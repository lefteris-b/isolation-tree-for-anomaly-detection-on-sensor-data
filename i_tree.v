==> flow/design.v <==
module InputBuffer #(
    parameter DATA_WIDTH = 8   
)(
    input wire clk,
    input wire reset,
    input wire sensor_data,
    input wire data_processed,
    output reg [DATA_WIDTH-1:0] data_output,
    output reg data_ready
);
reg [DATA_WIDTH-1:0] shift_register;
reg [$clog2(DATA_WIDTH)-1:0] bit_count;
always @(posedge clk or negedge reset) begin
    if (!reset) begin
        shift_register <= 0;
        bit_count <= 0;
        data_output <= 0;
        data_ready <= 0;
    end else begin
        if (data_processed) begin
            data_ready <= 0;   
        end
        if (!data_ready && bit_count < DATA_WIDTH) begin
            shift_register <= (shift_register << 1) | sensor_data;
            bit_count <= bit_count + 1;
            if (bit_count == DATA_WIDTH - 1) begin
                data_output <= shift_register;   
                data_ready <= 1;   
                bit_count <= 0;   
                shift_register <= 0;   
            end
        end
    end
end
endmodule
module IsolationTreeStateMachine(
    input wire clk,
    input wire reset,
    input wire [7:0] data_input,
    input wire data_valid,
    output reg anomaly_detected,
    output reg data_processed
);
localparam [1:0] IDLE = 2'b00,
                 CHECK_ANOMALY = 2'b01,
                 PROCESS_DONE = 2'b10;
reg [1:0] current_state = IDLE;
reg [1:0] next_state = IDLE;
always @(posedge clk or negedge reset) begin
    if (!reset) begin
        anomaly_detected <= 0;
        data_processed <= 0;
        current_state <= IDLE;
        next_state <= IDLE;  
    end else begin
        current_state <= next_state;  
        case (current_state)
            IDLE: begin
                anomaly_detected <= 0;  
                if (data_valid)
                    next_state <= CHECK_ANOMALY;  
                else
                    next_state <= IDLE;  
            end
            CHECK_ANOMALY: begin
                anomaly_detected <= (data_input == 8'hAB);  
                next_state <= PROCESS_DONE;  
            end
            PROCESS_DONE: begin
                data_processed <= 1;
                next_state <= IDLE;  
            end
            default: begin
                next_state <= IDLE;  
                anomaly_detected <= 0;
                data_processed <= 0;
            end
        endcase
    end
end
endmodule
module i_tree(
    input wire clk,
    input wire reset,
    input wire sensor_data,  
    output wire anomaly_detected  
);
wire [7:0] data_from_buffer;
wire data_ready;
wire data_processed;
InputBuffer #(.DATA_WIDTH(8)) input_buffer_inst (
    .clk(clk),
    .reset(reset),
    .sensor_data(sensor_data),
    .data_processed(data_processed),
    .data_output(data_from_buffer),
    .data_ready(data_ready)
);
IsolationTreeStateMachine isolation_tree_state_machine_inst (
    .clk(clk),
    .reset(reset),
    .data_input(data_from_buffer),
    .data_valid(data_ready),
    .anomaly_detected(anomaly_detected),
    .data_processed(data_processed)
);
endmodule
# Step by step through the tools: i_tree
# What the tools print for i_tree, step after step.
# Line numbers count from 1 in the design file above.
# Operators: Yosys type, input widths -> output width; for muxes data width and select width s.
# Not given: --
# inputs
design	i_tree
clock_port	clk
lib	sky130hd
corner	tt_025C_1v80

# Word-level counts
# Counts by Yosys on the flattened word-level netlist (proc, flatten, opt, wreduce; memories kept). Register bits leave out memories and registers merged into their read ports (data or address). Print and check cells are left out. Cells with the same type and inputs are merged into one.
# op_classes
reduce_logical	5
equal	4
n_addsub	1
n_mux	9
n_logic	1
cmp	1
# op_table
op	n
$or 8x1->8	1
$eq 8x8->1 const B	1
$mux 8	1
$lt 3x4->1 const B	1
$pmux 2 s2	1
$pmux 1 s2	2
$mux 1	4
$add 3x1->3 const B	1
$eq 3x3->1 const B	1
$mux 3	1
$eq 2x1->1 const B	1
$eq 2x2->1 const B	1
$logic_not 2->1	1
$reduce_and 2->1	1
$reduce_or 2->1	1
$logic_and 1x1->1	1
$logic_not 1->1	1
# bits
ff_bits	26

# Depth
# Longest topological path by Yosys (ltp), each cell counted once; first at word level (registers and memories cut), then after technology mapping (sequential cells cut; the memories' decode and read muxes count).
# logic_depth
depth_word	3
ABC_AREA	1
ltp_mapped	6

# Synthesis result
# Source: synth_stat.txt of the flow (Yosys; design flattened, memories mapped). It holds for the ABC_AREA given above (unset counts as 0); a run with the other value may have another netlist.
# The area totals of this step are shown rounded.
# synth_totals
flip_flops	26
stdcells	92
buf_cells	2
yosys_area_mm2	0.001032
# types
cell_type	n	area_total_um2
sky130_fd_sc_hd__dfrtp_1	26	650.624
sky130_fd_sc_hd__nand2_1	20	75.072
sky130_fd_sc_hd__o21ai_2	8	70.067
sky130_fd_sc_hd__inv_1	12	45.043
sky130_fd_sc_hd__o22ai_1	7	43.792
sky130_fd_sc_hd__ha_1	2	25.024
sky130_fd_sc_hd__nand2_4	2	22.522
sky130_fd_sc_hd__buf_12	1	20.019
sky130_fd_sc_hd__nor2_1	4	15.014
sky130_fd_sc_hd__buf_6	1	11.261
sky130_fd_sc_hd__mux2_2	1	11.261
sky130_fd_sc_hd__nand3_1	2	10.01
sky130_fd_sc_hd__nor3_2	1	10.01
sky130_fd_sc_hd__o21ai_1	2	10.01
sky130_fd_sc_hd__inv_2	2	7.507
sky130_fd_sc_hd__o21ai_0	1	5.005

# Worst setup path after synthesis
# Path of least setup slack by OpenSTA after synthesis, without wires, with an ideal clock, recovery checks aside; 20% of the period is set as input and as output delay. Where synthesis merged equal registers, the netlist keeps one of their names.
# synth_timing
kind	register -> register
startpoint	register input_buffer_inst.bit_count[0]
endpoint	register input_buffer_inst.bit_count[0]
stages	6
setup_time_ns	0.083
delay_ns	1.221
path_buffers	0
t_first_pin_ns	0.000
t_arrival_ns	1.138
period_ns	2.31
setup_slack_ns	1.089
synth_period_reached_ns	1.221
# "delay_ns" is the arrival time less input delay plus setup time.
# "stages": output pins that drive a net of the path, with the launching flip-flop's if there is one; two outputs of one cell count as two.
# "synth_period_reached_ns" is the clock period less the worst setup slack; recovery checks do not enter. This is arithmetic on one report: input and output delays are still those of the set period (20% each).
# The rows between start and end are the longest chain of elaborated cells between them; the timing report does not say that the signal goes this way. Where chains are equally long, one stands for them.
# A line is the first line of the expression or statement that the cell stems from. Yosys adds cells for indexed reads and writes and turns some case tables into memories.
# A register here has more assigning lines than the two given.
# synth_via
path_cell_list	sky130_fd_sc_hd__dfrtp_1 -> sky130_fd_sc_hd__ha_1 -> sky130_fd_sc_hd__ha_1 -> sky130_fd_sc_hd__nor2_1 -> sky130_fd_sc_hd__inv_2 -> sky130_fd_sc_hd__o21ai_0
elab_chain_len	2
# synth_rtl
element	line	rtl
start: declaration	12	reg [$clog2(DATA_WIDTH)-1:0] bit_count;
start: assignment	16	bit_count <= 0;
start: assignment	25	bit_count <= bit_count + 1;
$add 3x1->3	25
$mux 3	26	if (bit_count == DATA_WIDTH - 1) begin
end: assignment	25
end: assignment	29	bit_count <= 0;
end: declaration	12

# Timing after layout
# Path of least setup slack in the final report of run 1 (OpenROAD, finished layout, wires in). Where an end is a register, its clock arrival counts in the times.
# layout_timing
kind	register -> register
startpoint	register input_buffer_inst.bit_count[0]
endpoint	register input_buffer_inst.bit_count[0]
setup_time_ns	0.07
path_buffers	0
period_ns	1.48
stages	6
setup_slack_ns	0.16
t_arrival_ns	1.56
t_first_pin_ns	0.31
# The rows between start and end are the longest chain of elaborated cells between them; the timing report does not say that the signal goes this way. Where chains are equally long, one stands for them.
# A register here has more assigning lines than the two given.
# layout_via
path_cell_list	sky130_fd_sc_hd__dfrtp_1 -> sky130_fd_sc_hd__ha_1 -> sky130_fd_sc_hd__ha_1 -> sky130_fd_sc_hd__nor2_2 -> sky130_fd_sc_hd__inv_2 -> sky130_fd_sc_hd__o21ai_0
elab_chain_len	2
# layout_rtl
element	line	rtl
start: declaration	12	reg [$clog2(DATA_WIDTH)-1:0] bit_count;
start: assignment	16	bit_count <= 0;
start: assignment	25	bit_count <= bit_count + 1;
$add 3x1->3	25
$mux 3	26	if (bit_count == DATA_WIDTH - 1) begin
end: assignment	25
end: assignment	29	bit_count <= 0;
end: declaration	12

# Record of 2 stored runs of the RTL-to-layout flow on i_tree, platform sky130hd. The runs are unordered. Constraints: input delay and output delay 20% of the set period each, output load 0.01 pF.
# "achieved_period_ns" means the clock period less the worst setup slack. The figure is calculated, with input and output delays left at 20% of the set period.
# "timing.worst_path_ns" = time allowed to the worst setup path (clock period - input delay - output delay, where it has them) - its slack; a late launch clock adds to it, a late capture clock takes from it.
# By "power.total_mw" is meant OpenSTA's value without simulated activity: inputs other than the clock are taken to toggle once in ten clock periods, and the tool carries that through the logic.
# The measured numbers are rounded.
# Among the settings, - means not set for that run.
run name	period_ns	CORE_UTILIZATION	SETUP_SLACK_MARGIN	PLACE_DENSITY_LB_ADDON	ABC_AREA	MIN_ROUTING_LAYER	CAP_MARGIN	CORE_MARGIN	SLEW_MARGIN	PLACE_DENSITY	CORE_ASPECT_RATIO	CTS_CLUSTER_SIZE	MAX_ROUTING_LAYER	achieved_period_ns	timing.worst_path_ns	worstPathKind	power.total_mw	post_synth_area_mm2	design_die_area_mm2	timing.setup.tns_ns	cell_area_final_mm2	timing.setup.ws_ns	post_route_util_pct
run 1	1.48	38	0.04	0.11	1	met1	20	2	20	-	-	-	-	1.324	1.32	register -> register	1.051	0.001032	0.003149	0.000	0.001115	0.156	44.2
run 2	1.83	61	-0.03	-	1	-	20	2	20	0.46	0.94	26	met4	1.581	1.21	register -> output	1.002	0.001032	0.002037	0.000	0.001121	0.249	70.3
